==> flow/design.v <==
module maq_est(entra, sai, clk, rst);
    input wire clk;
    input wire rst;
    input wire [7:0]entra;
    output reg [3:0]sai;
    reg [3:0]state;
    parameter st0 = 4'b0000, st1 = 4'b0001, st2 = 4'b0010, st3 = 4'b0011, st4 = 4'b0100, st5 = 4'b0101,
    st6 = 4'b1000, st7 = 4'b1001, st8 = 4'b1010;
    parameter c1 = 8'b10010000,
              c2 = 8'b10100100,
              c3 = 8'b10000010,
              c4 = 8'b11000111,
              c5 = 8'b10111010,
              c6 = 8'b10011110,  
              c7 = 8'b10101001,  
              c8 = 8'b10001101;  
    initial begin
        state <= st0;
    end
    always @ (posedge clk) begin
        if(rst == 1'b1) begin
             state <= st0;
        end
        else begin
            case (state)
                st0: begin
                    case(entra)
                        c1: begin
                            state <= st1; 
                            sai <= 4'b0001;
                        end
                        c2: begin
                            state <= st2; 
                            sai <= 4'b0010;
                        end
                        c3: begin
                            state <= st3; 
                            sai <= 4'b0011;
                        end
                        c4: begin
                            state <= st4; 
                            sai <= 4'b0100;
                        end
                        c5: begin
                            state <= st5; 
                            sai <= 4'b0101;
                        end
                    endcase
                end
                st1: begin
                    case(entra)
                        c1: begin
                            state <= st1;
                            sai <= 4'b0001;
                        end
                        c2: begin
                            state <= st2; 
                            sai <= 4'b0010; 
                        end
                        c6: begin
                            state <= st7; 
                            sai <= 4'b1001;  
                        end
                        default: begin
                            state <= st6; 
                            sai <= 4'b1000;
                        end
                    endcase
                end
                st2: begin
                    case(entra)
                        c1: begin
                            state <= st1; 
                            sai <= 4'b0001;
                        end
                        c2: begin
                            state <= st2; 
                            sai <= 4'b0010;
                        end
                        c3: begin
                           state <= st3; 
                           sai <= 4'b0011;
                        end 
                        c6: begin
                            state <= st7; 
                            sai <= 4'b1001;  
                        end
                        default: begin
                            state <= st6; 
                            sai <= 4'b1000;
                        end
                    endcase
                end
                st3: begin
                    case(entra)
                        c2: begin
                            state <= st2; 
                            sai <= 4'b0010;
                        end
                        c3: begin
                            state <= st3; 
                            sai <= 4'b0011;
                        end 
                        c4: begin
                            state <= st4; 
                            sai <= 4'b0100;
                        end
                        c6: begin
                           state <= st7; 
                           sai <= 4'b1001;  
                        end
                        default: begin
                            state <= st6; 
                            sai <= 4'b1000;
                        end
                    endcase
                end
                st4: begin
                    case(entra)
                        c3: begin
                            state <= st3; 
                            sai <= 4'b0011;
                        end 
                        c4: begin
                            state <= st4; 
                            sai <= 4'b0100;
                        end
                        c5: begin
                            state <= st5; 
                            sai <= 4'b0101;
                        end
                        c8: begin
                            state <= st8; 
                            sai <= 4'b1010;  
                        end
                        default: begin
                          state <= st6; 
                          sai <= 4'b1000;
                        end
                    endcase
                end
                st5: begin
                    case(entra) 
                        c4: begin
                            state <= st4; 
                            sai <= 4'b0100;
                        end
                        c5: begin
                            state <= st5; 
                            sai <= 4'b0101;
                        end
                        c8: begin
                            state <= st8; 
                            sai <= 4'b1010;  
                        end
                        default: begin
                            state <= st6; sai <= 4'b1000;
                        end
                    endcase
                end
            endcase
        end
    end
endmodule
* Tool chain data of maq_est
Tool output for the design above, in the order of the flow. Line numbers count from 1 in the design file above. Cell names lack the library's common part. A cell with - has no value.
Inputs: top module maq_est, clock port clk, library sky130hd, corner tt_025C_1v80

* Elaborated design
Yosys after proc, flatten, opt, wreduce and memory -nomap, before mapping. Memory bits, and registers merged into a memory's read port (data or address), are not among the register bits. Print and check cells are not counted. Equal cells are merged and count once.
Word-level totals: flip-flop bits (word level) 8, latch bits 0, memory bits (writable) 0, ROM bits 0, clocked read ports x word width 0, memory cells 0, input port bits 10, output and inout port bits 4, elaborated cells 27
Operators by class: $add $sub $neg 0, $mul 0, div/mod/pow operators 0, order comparisons 0, equality and inequality tests 13, shift operators 0, multiplexer cells 7, bitwise operators 1, reduce/logical cells 4
Operator list (count):
- 8-bit == test with constant B | 7
- 4-bit case mux with 4-bit select | 3
- 4-bit case mux with 6-bit select | 1
- 4-bit case mux with 3-bit select | 2
- 4-bit case mux with 5-bit select | 1
- 4-bit by 2-bit == test with 1-bit output with constant B | 2
- 4-bit by 3-bit == test with 1-bit output with constant B | 2
- 6-bit != test with constant B | 1
- 6-bit nonzero test | 1
- 4-bit by 1-bit == test with 1-bit output with constant B | 1
- 4-bit zero test | 1
- 3-bit AND reduction | 1
- 2-bit AND reduction | 1
- 1-bit inverter | 1

* Longest topological paths
Longest topological path by Yosys (ltp), each cell counted once; first at word level (registers and memories cut), then after technology mapping (sequential cells cut; the memories' decode and read muxes count).
Logic depth: depth in word-level cells 3, ABC_AREA 0, mapped depth 7, depth with buffers taken out 6

* Mapped cells and area
Yosys stat after the flow's synthesis: flattened, memories mapped to cells. It holds for the ABC_AREA given above (unset counts as 0); a run with the other value may have another netlist. The area totals of this step are shown rounded.
Cell types (count):
- edfxtp_1 | 4
- dfxtp_1 | 4
- nor2_1 | 13
- nand3_1 | 8
- or3_1 | 5
- a21oi_1 | 6
- buf_2 | 6
- nand2_1 | 7
- nor4_4 | 1
- o21ai_0 | 4
- a31oi_1 | 3
- o311ai_2 | 1
- o41ai_2 | 1
- nor4b_2 | 1
- a211oi_2 | 1
- and3_1 | 2
- and4bb_1 | 1
- nand2b_1 | 2
Not listed: further types 27, cells in them 33.
Synthesis totals: standard cells after synthesis 103, chip area (Yosys) 815.8 µm², sequential part of the area 200.2 µm², flip-flops 8, buffers 9

* Timing after synthesis
OpenSTA on the mapped netlist: ideal clock, no wires. The path of least setup slack (recovery checks aside). Input and output delay are each 20% of the period. Register names are those of the netlist, which keeps one name where synthesis merged equal registers.
Timing post-synthesis: path type input-to-reg, start in entra[4], end reg sai[0], period 2.2 ns, setup time 0.329 ns, launch time at the first pin 0.440 ns, arrival time 1.669 ns, data required time 1.871 ns, path slack 0.202 ns, path delay 1.558 ns, stages on the path 7, buffers on the path 1, period reached after synthesis 1.998 ns
"path delay" is the arrival time less input delay plus setup time. "stages on the path": output pins that drive a net of the path, with the launching flip-flop's if there is one; two outputs of one cell count as two. "period reached after synthesis" is the clock period less the worst setup slack; recovery checks do not enter. This is arithmetic on one report: input and output delays are still those of the set period (20% each). The rows between start and end are the longest chain of elaborated cells between them; the timing report does not say that the signal goes this way. Where chains are equally long, one stands for them. A line is the first line of the expression or statement that the cell stems from. Yosys adds cells for indexed reads and writes and turns some case tables into memories. A register here has more assigning lines than the two given. The path ends at the enable pin of a flip-flop; only ways to that pin are counted.
On the way, post-synthesis: cells stage by stage buf_2 nor4_4 nand3_1 and3_4 a21boi_1 inv_1 nor2_1, length of the longest elaborated chain 3
Ends and longest elaborated chain, post-synthesis:
- start: declaration | line 4 | input wire [7:0]entra;
- 8-bit == test | line 27 | case(entra)
- 6-bit != test
- 3-bit AND reduction
- end: assignment | line 30 | sai <= 4'b0001;
- end: assignment | line 34 | sai <= 4'b0010;
- end: declaration | line 5 | output reg [3:0]sai;

* Timing after layout
Path of least setup slack in the final report of entry A (OpenROAD, finished layout, wires in). Where an end is a register, its clock arrival counts in the times.
Timing post-layout: path type input-to-reg, start in entra[1], end reg sai[2], period 4.23 ns, setup time 0.33 ns, launch time at the first pin 0.85 ns, arrival time 2.98 ns, data required time 4.14 ns, path slack 1.16 ns, stages on the path 7, buffers on the path 1
The rows between start and end are the longest chain of elaborated cells between them; the timing report does not say that the signal goes this way. Where chains are equally long, one stands for them. A register here has more assigning lines than the two given. The path ends at the enable pin of a flip-flop; only ways to that pin are counted.
On the way, post-layout: cells stage by stage clkdlybuf4s50_1 or3_1 a211oi_1 nor2_1 a21boi_1 inv_1 nor2_1, length of the longest elaborated chain 3
Ends and longest elaborated chain, post-layout:
- start: declaration | line 4 | input wire [7:0]entra;
- 8-bit == test | line 27 | case(entra)
- 6-bit != test
- 3-bit AND reduction
- end: assignment | line 30 | sai <= 4'b0001;
- end: assignment | line 34 | sai <= 4'b0010;
- end: declaration | line 5 | output reg [3:0]sai;

Memo
Re: implementation data of maq_est

maq_est through Yosys and OpenROAD on sky130hd: 2 stored runs, unordered, with their settings and measured results. The constraints put input and output delay at 20% of the set period each and load the outputs with 0.01 pF.
"time of the worst setup path": the worst setup path's part of the clock period (all of it between registers, 20% less for each end at a port) less its slack. A launch clock that arrives late makes it longer, a capture clock that arrives late makes it shorter.
Results are given in rounded form.

* Entry A | settings: period_ns 4.23; CORE_UTILIZATION 31; SETUP_SLACK_MARGIN 0.36; PLACE_DENSITY 0.49; CELL_PAD_IN_SITES_GLOBAL_PLACEMENT 3; TNS_END_PERCENT 70; GPL_ROUTABILITY_DRIVEN 0; CTS_CLUSTER_DIAMETER 114; MAX_ROUTING_LAYER met4; CAP_MARGIN 20; CORE_MARGIN 2; SLEW_MARGIN 20 | results: lowest setup slack 1.162 ns; total negative setup slack 0.000 ns; overall die area 3058 µm²; worst-case hold slack 0.636 ns; utilization of the finished layout 0.389; area of the synthesized netlist 815.8 µm²; time of the worst setup path 2.22 ns; worst setup path type input-to-reg
* Entry B | settings: period_ns 4.03; CORE_UTILIZATION 21; PLACE_DENSITY_LB_ADDON 0.18; CELL_PAD_IN_SITES_GLOBAL_PLACEMENT 2; ABC_AREA 0; CTS_CLUSTER_SIZE 46; CTS_CLUSTER_DIAMETER 112; MAX_ROUTING_LAYER met4; CAP_MARGIN 20; CORE_MARGIN 2; SLEW_MARGIN 20 | results: lowest setup slack 1.047 ns; total negative setup slack 0.000 ns; overall die area 4399 µm²; worst-case hold slack 0.637 ns; utilization of the finished layout 0.277; area of the synthesized netlist 815.8 µm²; time of the worst setup path 2.18 ns; worst setup path type input-to-reg
